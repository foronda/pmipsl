==> flow/design.v <==
module DMemory_IO(
		rdata,		 
		io_display,	 
		clock,		 
		addr,		 
		wdata,		 
		write,		 
		read,		 
		io_sw0,		 
		io_sw1		 
		);
output [15:0] rdata;
output [6:0] io_display;
input clock;
input [15:0] addr;
input [15:0] wdata;
input write;
input read;
input io_sw0;
input io_sw1;
reg [15:0] memcell[0:127];  
reg [15:0] rdata;
wire [15:0] mem_rdata;	 
wire [15:0] io_rdata;    
reg [6:0] io_display;  
assign mem_rdata = memcell[addr[7:1]];  
assign io_rdata = {14'd0,io_sw1,io_sw0};
always @(addr or mem_rdata or io_rdata or read)
	begin
	if (read == 0) rdata = 0;
	else  
		begin
		if (addr >= 0 && addr < 256) 	rdata = mem_rdata; 
		else if (addr == 16'hfff0) 		rdata = io_rdata;
		else rdata = 0;  
		end
	end
always @(posedge clock)
	if (write == 1 && addr == 16'hfffa) io_display <= wdata[6:0];
always @(posedge clock)
	if (write == 1 && addr[15:8] == 0) memcell[addr[7:1]] <= wdata;
endmodule
module RegFile(
	rdata1,			 
	rdata2,			 
	clock,		
	wdata,			 
	waddr,			 
	raddr1,			 
	raddr2,			 
	write,			 
	reset
	);			
output [15:0] rdata1, rdata2; 	
input clock;
input reset;
input [15:0] wdata; 			
input [2:0] raddr1, raddr2; 	
input [2:0] waddr; 			
input write;					
reg [15:0] rdata1, rdata2;
reg [15:0] regcell[0:7];		 
always @(posedge clock)
	begin
	if (reset == 1)
		begin
		regcell[0] <= 0;
		regcell[1] <= 0;
		regcell[2] <= 0;
		regcell[3] <= 0;
		regcell[4] <= 0;
		regcell[5] <= 0;
		regcell[6] <= 0;
		regcell[7] <= 0;
		end
	end
always @(posedge clock) if (write==1) regcell[waddr]<=wdata;
always @(raddr1 or regcell[raddr1]) 
	if (raddr1 == 0) 	rdata1 = 0;
	else rdata1 = regcell[raddr1];
always @(raddr2 or regcell[raddr2]) 
	if (raddr2 == 0) 	rdata2 = 0;
	else rdata2 = regcell[raddr2];
endmodule
module ALU(
	result,			 
	zero_result,	 
	indata0,		 
	indata1,		 
	select			 
	);		
output [15:0] result;
output zero_result;
input [15:0] indata0, indata1;
input [2:0] select;
reg [15:0] result;
reg zero_result;
always @(indata0 or indata1 or select)
	case(select)
	0: result = indata0 + indata1;
	1: result = indata0 - indata1;
	2: result = (indata0 - indata1) >> 15;
	3: result = indata0 | indata1;
	4: result = indata0 & indata1;
	default: result = 0;
	endcase
always @(result)  
	if (result == 0) 	zero_result = 1;
	else 			  	zero_result = 0;
endmodule
module MUX2(
	result,		 
	indata0,	 
	indata1,	 
	select		 
	);	
output [15:0] result;
input [15:0] indata0, indata1;
input select;
reg [15:0] result;
always @(indata0 or indata1 or select)
	case(select)
	0: result = indata0;
	1: result = indata1;
	endcase
endmodule
module MUX2S(
	result,		 
	indata0,	    
	indata1,	    
	select		 
	);	
output [2:0] result;
input [2:0] indata0, indata1;
input select;
reg [2:0] result;
always @(indata0 or indata1 or select)
	case(select)
	0: result = indata0;
	1: result = indata1;
	endcase
endmodule
module MUX4(
	result,		 
	indata0,	 
	indata1,	 
	indata2,	 
	indata3,	 
	select		 
	);	
output [15:0] result;
input [15:0] indata0, indata1, indata2, indata3;
input [1:0] select;
reg [15:0] result;
always @(indata0 or indata1 or indata2 or indata3 or select)
	case(select)
	0: result = indata0;
	1: result = indata1;
	2: result = indata2;
	3: result = indata3;
	endcase
endmodule
module SignExt(
	result,		 
	value		 
	);		
output [15:0] result;
input [6:0] value;
assign result = {{9{value[6]}},value };  
endmodule
-- Tool chain data of DMemory_IO
Tool output for the design above, in the order of the flow.
Line numbers count from 1 in the design file above.
Operators carry their Yosys type and port widths (W data, S select, Z words).
Cell names lack the library's common part.
Not given: --
- design top: DMemory_IO
- clock input: clock
- cell library: sky130hd
- library corner: tt_025C_1v80

-- After elaboration
Yosys after proc, flatten, opt, wreduce and memory -nomap, before mapping. Enables and synchronous resets that opt folds into registers are not counted as muxes. Memory bits, and registers merged into a memory's read port (data or address), are not among the register bits. Print and check cells are not counted. Equal cells are merged and count once.
Yosys's memory passes give these memory sizes; they may raise the number of words (mostly to a power of two), join words into wider ones and drop unused or constant bits.
- input bits: 37
- noted memories kept: 1
- noted output and inout bits: 23
- noted register bits after elaboration: 7
- RAM bits at 2048
- mux-type cells at 6
- noted reduce/logical cells: 4
- order comparisons at 2
- eq/ne operators: 2
- memory list (memory ; depth ; width ; rd ports ; write ports ; line ; RTL):
    memcell ; 128 ; 16 ; 1 ; 1 ; 21 ; reg [15:0] memcell[0:127];
- operator list (operator ; number):
    $mux W16 ; 3
    $eq A16 B16 Y1 const B ; 2
    $ge A16 B1 Y1 const B ; 1
    $lt A16 B9 Y1 const B ; 1
    $logic_not A8 Y1 ; 1
    $mux W7 ; 1
    $logic_and A1 B1 Y1 ; 3
    $mux W2 ; 1
    $mux W1 ; 1

-- Depth
Longest topological path by Yosys (ltp), each cell counted once; first at word level (registers and memories cut), then after technology mapping (sequential cells cut; the memories' decode and read muxes count).
- depth in word-level cells at 4
- ABC_AREA at 0
- noted mapped depth: 12

-- Netlist
The flow's flattened synthesis, as Yosys stat reports it; memories are mapped. The netlist is that of the ABC_AREA named above (0 if unset); the other value can give another one.
- mapped area: 79840.3 um2
- mapped cells at 4211
- flip-flops: 2055
- cells by type (type ; number ; area in all (um2)):
    edfxtp_1 ; 2055 ; 6.17E+04
    mux4_2 ; 177 ; 3.99E+03
    mux2i_1 ; 257 ; 2.57E+03
    a221oi_1 ; 189 ; 1.66E+03
    mux2_2 ; 128 ; 1.44E+03
    nor2_1 ; 238 ; 893.357
    a22oi_1 ; 103 ; 773.242
    o22ai_1 ; 119 ; 744.464
    a22o_1 ; 65 ; 569.296
    o21ai_0 ; 110 ; 550.528
    buf_2 ; 104 ; 520.499
    a21oi_1 ; 99 ; 495.475
    buf_6 ; 42 ; 472.954
    nand2_1 ; 125 ; 469.2
    a221o_1 ; 34 ; 340.326
    clkbuf_1 ; 83 ; 311.549
    buf_4 ; 35 ; 262.752
    mux4_1 ; 8 ; 210.202
Other cell types: 54; their cells: 240.

-- Timing after synthesis
OpenSTA on the mapped netlist: ideal clock, no wires. The path of least setup slack (recovery checks aside). Input and output delay are each 20% of the period. Register names are those of the netlist, which keeps one name where synthesis merged equal registers.
- path kind: input -> register
- from: in addr[3]
- to: mem memcell[102][0]
- period: 3.07 ns
- noted stages: 10
- path buffers: 8
- arrival at 2.835 ns
- noted delay of the path: 2.609 ns
- launch time at the first pin: 0.614 ns
- data required time: 2.682 ns
- noted path slack: -0.153 ns
- setup time: 0.388 ns
- noted synthesis period reached: 3.223 ns
"delay of the path" = arrival - input delay + setup time.
"stages" counts driving pins, that of a launching flip-flop among them; a cell with two outputs on the path counts twice.
"synthesis period reached" = period - worst setup slack (recovery checks aside). The figure is calculated, with input and output delays left at 20% of the set period.
Between the ends stands the longest chain of elaborated cells between them, by number of cells; it is not shown to be the way that was timed. Of several equally long chains one is given.
A line is the first line of the expression or statement that the cell stems from. Yosys adds cells for indexed reads and writes and turns some case tables into memories.
- path through: buf_6 > buf_6 > buf_6 > buf_6 > buf_4 > buf_2 > buf_2 > nand3_1 > clkbuf_1 > nor2_1
- noted cells in the longest elaborated chain: 1
- elaborated cells on any way between the ends at 1
- noted RTL lines with such cells: 1
- classes of those cells: mux: 1
- RTL lines, path after synthesis (element ; line ; RTL):
    start: declaration ; 15 ; input [15:0] addr;
    $mux W7 ; 41 ; if (write == 1 && addr[15:8] == 0) memcell[addr[7:1]] <= wdata;
    end: declaration ; 21 ; reg [15:0] memcell[0:127];

-- Worst path after layout
Path of least setup slack in the final report of run 1 (OpenROAD, finished layout, wires in). Where an end is a register, its clock arrival counts in the times.
- path kind: register -> output
- from: mem memcell[18][10]
- to: out rdata[10]
- noted path slack: -1.47 ns
- noted stages: 10
- arrival at 3.46 ns
- noted external output delay: 0.50 ns
- path buffers: 2
- launch time at the first pin: 0.83 ns
- data required time: 1.98 ns
- period: 2.48 ns
Between the ends stands the longest chain of elaborated cells between them, by number of cells; it is not shown to be the way that was timed. Of several equally long chains one is given.
The chain passes a memory read, where the word-level depth is cut; so it can be longer than that depth.
- path through: edfxtp_1 > mux2_4 > a221o_1 > a222oi_1 > o22ai_1 > nor3_2 > buf_4 > o2111a_1 > o2bb2ai_4 > buf_6
- noted cells in the longest elaborated chain: 3
- elaborated cells on any way between the ends at 3
- noted RTL lines with such cells: 3
- classes of those cells: mux: 2; memory: 1
- RTL lines, path after layout (element ; line ; RTL):
    start: declaration ; 21 ; reg [15:0] memcell[0:127];
    $mem_v2 Z128 W16 ; 21 ;
    $mux W16 ; 33 ; if (addr >= 0 && addr < 256) rdata = mem_rdata;
    $mux W16 ; 30 ; if (read == 0) rdata = 0;
    end: declaration ; 12 ; output [15:0] rdata;

# Flow runs of DMemory_IO

Below are 2 stored runs of the flow (Yosys, OpenROAD; platform sky130hd) on DMemory_IO, each with its settings and what was measured, unordered. Constraints: input delay and output delay 20% of the set period each, output load 0.01 pF.
"period achieved" is the run's clock period less its worst setup slack. It is reckoned from that one timing run; input and output delays stay at 20% of the period that was set.
By "time used up by the worst setup path" is meant the share of the clock period that the worst setup path is allowed (20% is reserved at inputs, 20% at outputs), minus its slack. Clock arrival times at its registers enter into it.
"total power after layout": no workload was simulated; the value follows from the tool's default switching activity.

Run 1
Settings were period_ns = 2.48; CORE_UTILIZATION = 59; SETUP_SLACK_MARGIN = 0.1; PLACE_DENSITY_LB_ADDON = 0.23; CORE_ASPECT_RATIO = 0.81; CELL_PAD_IN_SITES_GLOBAL_PLACEMENT = 2; TNS_END_PERCENT = 20; GPL_TIMING_DRIVEN = 1; GPL_ROUTABILITY_DRIVEN = 0; CTS_CLUSTER_SIZE = 18; CAP_MARGIN = 0; SLEW_MARGIN = 20; MAX_ROUTING_LAYER = met4; CORE_MARGIN = 2
- time used up by the worst setup path at 3.46 ns
- critical path kind: register -> output
- noted the total power after layout: 71.840 mW
- cell area after synthesis: 79,840.3 um2
- die size: 138,297.0 um2
- utilization after layout at 74.6 %
- worst hold slack after layout: 0.076 ns
- noted the standard-cell area after routing: 100,244.0 um2
- lowest setup slack at -1.474 ns
- period achieved at 3.954 ns
- setup TNS: -19.379 ns

Run 2
Settings were period_ns = 4.18; CORE_UTILIZATION = 37; PLACE_DENSITY_LB_ADDON = 0.28; CORE_MARGIN = 10; CELL_PAD_IN_SITES_DETAIL_PLACEMENT = 0; GPL_TIMING_DRIVEN = 0; GPL_ROUTABILITY_DRIVEN = 1; CTS_CLUSTER_SIZE = 44; CAP_MARGIN = 5; MAX_ROUTING_LAYER = met4; SLEW_MARGIN = 20
- time used up by the worst setup path at 3.27 ns
- critical path kind: input -> output
- noted the total power after layout: 46.977 mW
- cell area after synthesis: 79,840.3 um2
- die size: 234,764.0 um2
- utilization after layout at 49.2 %
- worst hold slack after layout: 0.308 ns
- noted the standard-cell area after routing: 105,511.0 um2
- lowest setup slack at -0.760 ns
- period achieved at 4.940 ns
- setup TNS: -11.939 ns
